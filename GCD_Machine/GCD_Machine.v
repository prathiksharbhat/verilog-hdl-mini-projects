==> flow/design.v <==
`timescale 1ns/1ps
module datapath (clk, rst, in1, in2, a_sel, b_sel, a_ld, b_ld, a_gt_b, a_eq_b, a_lt_b,  output_en, out);
input clk, rst;
input [15:0] in1, in2; 
input a_ld, b_ld, a_sel, b_sel;
output a_gt_b, a_lt_b, a_eq_b; 
output [15:0] out;
input output_en;
wire [15:0] tain, tbin, taout, tbout, t1, t2;
subtractor s1 (taout, tbout, t1);
subtractor s2 (tbout, taout, t2);
mux2to1 m1(tain, a_sel, t1, in1);
mux2to1 m2(tbin, b_sel, t2, in2);
register r1(clk, rst, tain, a_ld,taout);
register r2(clk, rst, tbin, b_ld,tbout);
magnitudeCompare c1(taout, tbout, a_gt_b, a_eq_b, a_lt_b);
register rout(clk, rst, taout, output_en ,out);
endmodule
`timescale 1ns/1ps
module GCD_Machine(clk, rst, go, in1, in2, out, done);
input clk, rst, go; 
input [15:0] in1, in2;
output [15:0] out;
output done;
wire a_gt_b, a_eq_b,a_lt_b;
wire a_ld, a_sel, b_ld, b_sel;
wire output_en;
controller c1(clk, rst, go, a_gt_b, a_eq_b, a_lt_b, a_ld, b_ld, a_sel, b_sel , output_en, done);
datapath d1(clk, rst, in1, in2, a_sel, b_sel, a_ld, b_ld, a_gt_b, a_eq_b, a_lt_b,  output_en, out);
endmodule
`timescale 1ns/1ps
module controller (clk, rst, go, a_gt_b, a_eq_b, a_lt_b, a_ld, b_ld, a_sel, b_sel , output_en, done);
input clk, rst, go;
input a_gt_b, a_lt_b, a_eq_b;
output reg a_sel, b_sel, a_ld, b_ld, done, output_en;
reg [2:0] cstate, nstate;
parameter S0 = 3'b000;
parameter S1 = 3'b001;
parameter S2 = 3'b010;
parameter S3 = 3'b011;
parameter S4 = 3'b100;
parameter S5 = 3'b101;
parameter S6 = 3'b110;
parameter S7 = 3'b111;
always@(posedge clk)
begin
if(rst == 1)
cstate <= S0;
else
cstate <= nstate;
end
always@(go or a_gt_b or a_lt_b or a_eq_b or cstate )
begin
case(cstate)
S0:
	begin
		if(go == 0)
			nstate <= S0;
		else
			nstate <= S1;
	end
S1: nstate <= S2;
S2: nstate <= S3;
S3: begin
	if(a_gt_b == 1) nstate <= S4;
	else if(a_lt_b == 1) nstate <= S5;
	else nstate <= S7;
    end
S4: nstate <= S6;
S5: nstate <= S6;
S6: nstate <= S3;
S7: nstate <= S0;
default: nstate <= S0;
endcase 
end
always@(go or a_gt_b or a_lt_b or a_eq_b or cstate)
begin
case(cstate)
S0:
	begin
		a_sel <= 0; b_sel <= 0; a_ld <=0; b_ld <= 0; done <= 1; output_en <= 0;
	end
S1:
	begin
		a_sel <= 1; b_sel <= 1; a_ld <=1; b_ld <= 1; done <= 0; output_en <= 0;
	end
S2:
	begin
		a_sel <= 0; b_sel <= 0; a_ld <=0; b_ld <= 0; done <= 0; output_en <= 0;
	end
S3:
	begin
		a_sel <= 0; b_sel <= 0; a_ld <=0; b_ld <= 0; done <= 0; output_en <= 0;
	end
S4:
	begin
		a_sel <= 0; b_sel <= 0; a_ld <=1; b_ld <= 0; done <= 0; output_en <= 0;
	end
S5:
	begin
		a_sel <= 0; b_sel <= 0; a_ld <=0; b_ld <= 1; done <= 0; output_en <= 0;
	end
S6:
	begin
		a_sel <= 0; b_sel <= 0; a_ld <=0; b_ld <= 0; done <= 0; output_en <= 0;
	end
S7:
	begin
		a_sel <= 0; b_sel <= 0; a_ld <=0; b_ld <= 0; done <= 1; output_en <= 1;
	end
default:
	begin
		a_sel <= 0; b_sel <= 0; a_ld <=0; b_ld <= 0; done <= 0; output_en <= 0;
	end
endcase
end
endmodule
`timescale 1ns/1ps
module magnitudeCompare(in1, in2, greaterThen, equal, lessThen);
input [15:0] in1, in2;
output equal, lessThen, greaterThen;
assign lessThen = in1<in2?1:0;
assign greaterThen = in1>in2?1:0;
assign equal = in1==in2?1:0;
endmodule
`timescale 1ns/1ps
module mux2to1(out, sel, i1, i2);
input [15:0] i1,i2; 
input sel;
output [15:0] out;
assign out = (sel==0)?i1:i2;
endmodule
`timescale 1ns/1ps
module register(clk, rst, data_in, load,data_out);
input [15:0] data_in;
input rst, clk, load;
output reg [15:0] data_out;
always@(posedge clk)
begin
if(rst==1)
data_out<=0;
else if(load==1)
data_out<=data_in;
end
endmodule
`timescale 1ns/1ps
module subtractor(X, Y, Difference);
input [15:0] X, Y;
output reg [15:0]Difference;
always@(X or Y)
begin
Difference <= X-Y;
end
endmodule
# Reports on GCD_Machine
# The steps from the RTL of GCD_Machine to its reports follow in flow order.
# Line numbers count from 1 in the design file above.
setup:
  top: "GCD_Machine"
  clock_port: "clk"
  library: "sky130hd"
  pvt_corner: "tt_025C_1v80"

# Word-level counts
# Counts by Yosys on the flattened word-level netlist (proc, flatten, opt, wreduce; memories kept). Print and check cells are left out. Cells with the same type and inputs are merged into one.
# Memory sizes are those after Yosys's memory passes, which may raise the word count (mostly to a power of two), join words into wider ones and drop unused or constant bits.
word_totals:
  inputBits: 35
  mem_bits_ro: 48
  out_inout_bits: 17
  clocked_rd_ports_x_width: 6
  register_bits: 51
  memories: 1
memory_table:
  columns: ["memory", "size", "width", "rd", "wr", "line", "text"]
  rows:
  - ["(name not given)", 8, 6, 1, 0, 78, "case(cstate)"]
op_classes:
  muxes: 9
  reduce_logical: 3
  equal: 7
  n_addsub: 2
  compare: 2
ops:
  columns: ["cell", "count"]
  rows:
  - ["subtractor 16 bit", 2]
  - ["two-way mux 16 bit", 2]
  - ["parallel mux 3 bit (select 6 bit)", 1]
  - ["greater-than comparator 16 bit", 1]
  - ["< comparator 16 bit", 1]
  - ["== test 3 bit with constant B", 4]
  - ["== test 3 x 2 -> 1 bit with constant B", 2]
  - ["two-way mux 3 bit", 2]
  - ["OR reduction 2 bit", 2]
  - ["== test 3 x 1 -> 1 bit with constant B", 1]
  - ["logical NOT 3 bit", 1]
  - ["two-way mux 1 bit", 3]
  - ["two-way mux 2 bit", 1]

# Depth
# Yosys ltp: most cells in a row. Word level: on the elaborated netlist, between registers, memories and ports. Mapped: between sequential cells and ports; inverters and the memories' decode and read muxes count.
depth:
  ltp_word: 6
  ABC_AREA: 0
  depth_mapped: 10

# Mapped cells and area
# The flow's flattened synthesis, as Yosys stat reports it; memories are mapped. The netlist is that of the ABC_AREA named above (0 if unset); the other value can give another one.
# The area totals of this step are shown rounded.
types:
  columns: ["type", "count", "type_area_um2"]
  rows:
  - ["sky130_fd_sc_hd__dfxtp_1", 56, 1.12E+03]
  - ["sky130_fd_sc_hd__ha_1", 31, 387.872]
  - ["sky130_fd_sc_hd__nor2_1", 62, 232.723]
  - ["sky130_fd_sc_hd__a21oi_1", 36, 180.173]
  - ["sky130_fd_sc_hd__mux2i_1", 17, 170.163]
  - ["sky130_fd_sc_hd__inv_1", 43, 161.405]
  - ["sky130_fd_sc_hd__xnor2_1", 17, 148.893]
  - ["sky130_fd_sc_hd__nand2_1", 38, 142.637]
  - ["sky130_fd_sc_hd__a311oi_1", 13, 113.859]
  - ["sky130_fd_sc_hd__o21ai_0", 17, 85.082]
  - ["sky130_fd_sc_hd__a211oi_1", 9, 67.565]
  - ["sky130_fd_sc_hd__a21o_1", 9, 67.565]
  - ["sky130_fd_sc_hd__clkbuf_1", 18, 67.565]
  - ["sky130_fd_sc_hd__nand3_1", 12, 60.058]
  - ["sky130_fd_sc_hd__nand2b_1", 9, 56.304]
  - ["sky130_fd_sc_hd__nor2b_1", 9, 56.304]
  - ["sky130_fd_sc_hd__nor3_1", 10, 50.048]
  - ["sky130_fd_sc_hd__o31ai_1", 6, 45.043]
# Other cell types: 38; their cells: 74.
mapped:
  mapped_cells: 486
  buf_cells: 29
  area_um2: 3790
  flip_flops: 56
# By module: a second synthesis without flattening, with its own total; a netlist apart from the flattened one above.
hier_totals:
  cells_unflattened: 541
  hier_area_um2: 4690
# Each row is one instance without its submodules.
modules:
  columns: ["mod", "instances", "seq_area_um2", "n_cells", "area_um2"]
  rows:
  - ["register", 3, 320, 52, 581]
  - ["subtractor", 2, 0.0, 130, 852]
  - ["mux2to1", 2, 0.0, 18, 249]
  - ["magnitudeCompare", 1, 0.0, 58, 413]
  - ["controller", 1, 160, 31, 329]
  - ["GCD_Machine", 1, 0.0, 0, 0.0]
  - ["datapath", 1, 0.0, 0, 0.0]

# Timing after synthesis
# Path of least setup slack by OpenSTA after synthesis, without wires, with an ideal clock, recovery checks aside; 20% of the period is set as input and as output delay. Where synthesis merged equal registers, the netlist keeps one of their names.
synth_path:
  path_type: "reg2reg"
  startpoint: "reg d1.r1.data_out[1]"
  endpoint: "reg d1.r2.data_out[11]"
  delay_ns: 2.309
  path_buffers: 0
  arrival_time_ns: 2.218
  driving_pins: 10
  launch_ns: 0.000
  tclk_ns: 2.99
  path_slack_ns: 0.682
  synth_period_reached_ns: 2.308
# "delay_ns" is the arrival time less input delay plus setup time.
# "driving_pins" counts driving pins, that of a launching flip-flop among them; a cell with two outputs on the path counts twice.
# "synth_period_reached_ns" = period - worst setup slack (recovery checks aside). The figure is calculated, with input and output delays left at 20% of the set period.
# The rows between start and end are the longest chain of elaborated cells between them; the timing report does not say that the signal goes this way. Where chains are equally long, one stands for them.
# Each line given opens the expression or statement behind the cell; cells for indexed reads and writes are added by Yosys, which also makes memories of some case tables.
synth_via:
  path_cell_list: "sky130_fd_sc_hd__dfxtp_1 sky130_fd_sc_hd__inv_1 sky130_fd_sc_hd__ha_1 sky130_fd_sc_hd__and2b_1 sky130_fd_sc_hd__o21ai_2 sky130_fd_sc_hd__a2111oi_4 sky130_fd_sc_hd__o2111ai_2 sky130_fd_sc_hd__nand3_1 sky130_fd_sc_hd__or3b_1 sky130_fd_sc_hd__a311oi_1"
  elab_chain_cells: 2
synth_lines:
  columns: ["item", "line", "text"]
  rows:
  - ["start, declared", 137, "output reg [15:0] data_out;"]
  - ["start, assigned", 141, "data_out<=0;"]
  - ["start, assigned", 143, "data_out<=data_in;"]
  - ["subtractor 16 bit", 152, "Difference <= X-Y;"]
  - ["two-way mux 16 bit", 131, "assign out = (sel==0)?i1:i2;"]
  - ["end, assigned", 141, null]
  - ["end, assigned", 143, null]
  - ["end, declared", 137, null]

# Path in the finished layout
# Path of least setup slack in the final report of stored run 2 (OpenROAD, finished layout, wires in). Where an end is a register, its clock arrival counts in the times.
layout_path:
  path_type: "reg2reg"
  startpoint: "reg d1.r1.data_out[0]"
  endpoint: "reg d1.r2.data_out[11]"
  launch_ns: 0.33
  driving_pins: 10
  path_slack_ns: -0.36
  arrival_time_ns: 2.48
  tclk_ns: 1.87
  path_buffers: 1
# The rows between start and end are the longest chain of elaborated cells between them; the timing report does not say that the signal goes this way. Where chains are equally long, one stands for them.
layout_via:
  path_cell_list: "sky130_fd_sc_hd__dfxtp_2 sky130_fd_sc_hd__buf_6 sky130_fd_sc_hd__ha_4 sky130_fd_sc_hd__and2b_1 sky130_fd_sc_hd__o21ai_4 sky130_fd_sc_hd__a2111oi_4 sky130_fd_sc_hd__o2111ai_2 sky130_fd_sc_hd__nand3_1 sky130_fd_sc_hd__or3b_1 sky130_fd_sc_hd__a311oi_1"
  elab_chain_cells: 2
layout_lines:
  columns: ["item", "line", "text"]
  rows:
  - ["start, declared", 137, "output reg [15:0] data_out;"]
  - ["start, assigned", 141, "data_out<=0;"]
  - ["start, assigned", 143, "data_out<=data_in;"]
  - ["subtractor 16 bit", 152, "Difference <= X-Y;"]
  - ["two-way mux 16 bit", 131, "assign out = (sel==0)?i1:i2;"]
  - ["end, assigned", 141, null]
  - ["end, assigned", 143, null]
  - ["end, declared", 137, null]

# GCD_Machine through Yosys and OpenROAD on sky130hd: 2 stored runs, unordered, with their settings and measured results. The constraints put input and output delay at 20% of the set period each and load the outputs with 0.01 pF.
# "period_reached_ns" means the clock period less the worst setup slack. The figure is calculated, with input and output delays left at 20% of the set period.
# By "worst_path_ns" is meant the share of the clock period that the worst setup path is allowed (20% is reserved at inputs, 20% at outputs), minus its slack. Clock arrival times at its registers enter into it.
# The results are shown rounded.
runs:
  - name: "stored run 1"
    settings:
      period_ns: 1.95
      CORE_UTILIZATION: 59
      PLACE_DENSITY_LB_ADDON: 0.29
      CORE_ASPECT_RATIO: 0.62
      GPL_ROUTABILITY_DRIVEN: 1
      CTS_CLUSTER_SIZE: 76
      CAP_MARGIN: 15
      SLEW_MARGIN: 30
      MAX_ROUTING_LAYER: "met5"
      CORE_MARGIN: 2
    outcome: "not finished: routing ended with error DPL-0038"
  - name: "stored run 2"
    settings:
      period_ns: 1.87
      CORE_UTILIZATION: 46
      PLACE_DENSITY_LB_ADDON: 0.28
      CORE_ASPECT_RATIO: 1.37
      CELL_PAD_IN_SITES_DETAIL_PLACEMENT: 0
      ABC_AREA: 0
      CTS_CLUSTER_SIZE: 78
      CAP_MARGIN: 35
      CORE_MARGIN: 2
      SLEW_MARGIN: 20
    results:
      worst_path_ns: 2.23
      timing.worst_path_kind: "reg2reg"
      cell_area_final_um2: 5920
      ws_setup_ns: -0.361
      yosys.chip_area_um2: 3790
      die_area_um2: 8990
      period_reached_ns: 2.231
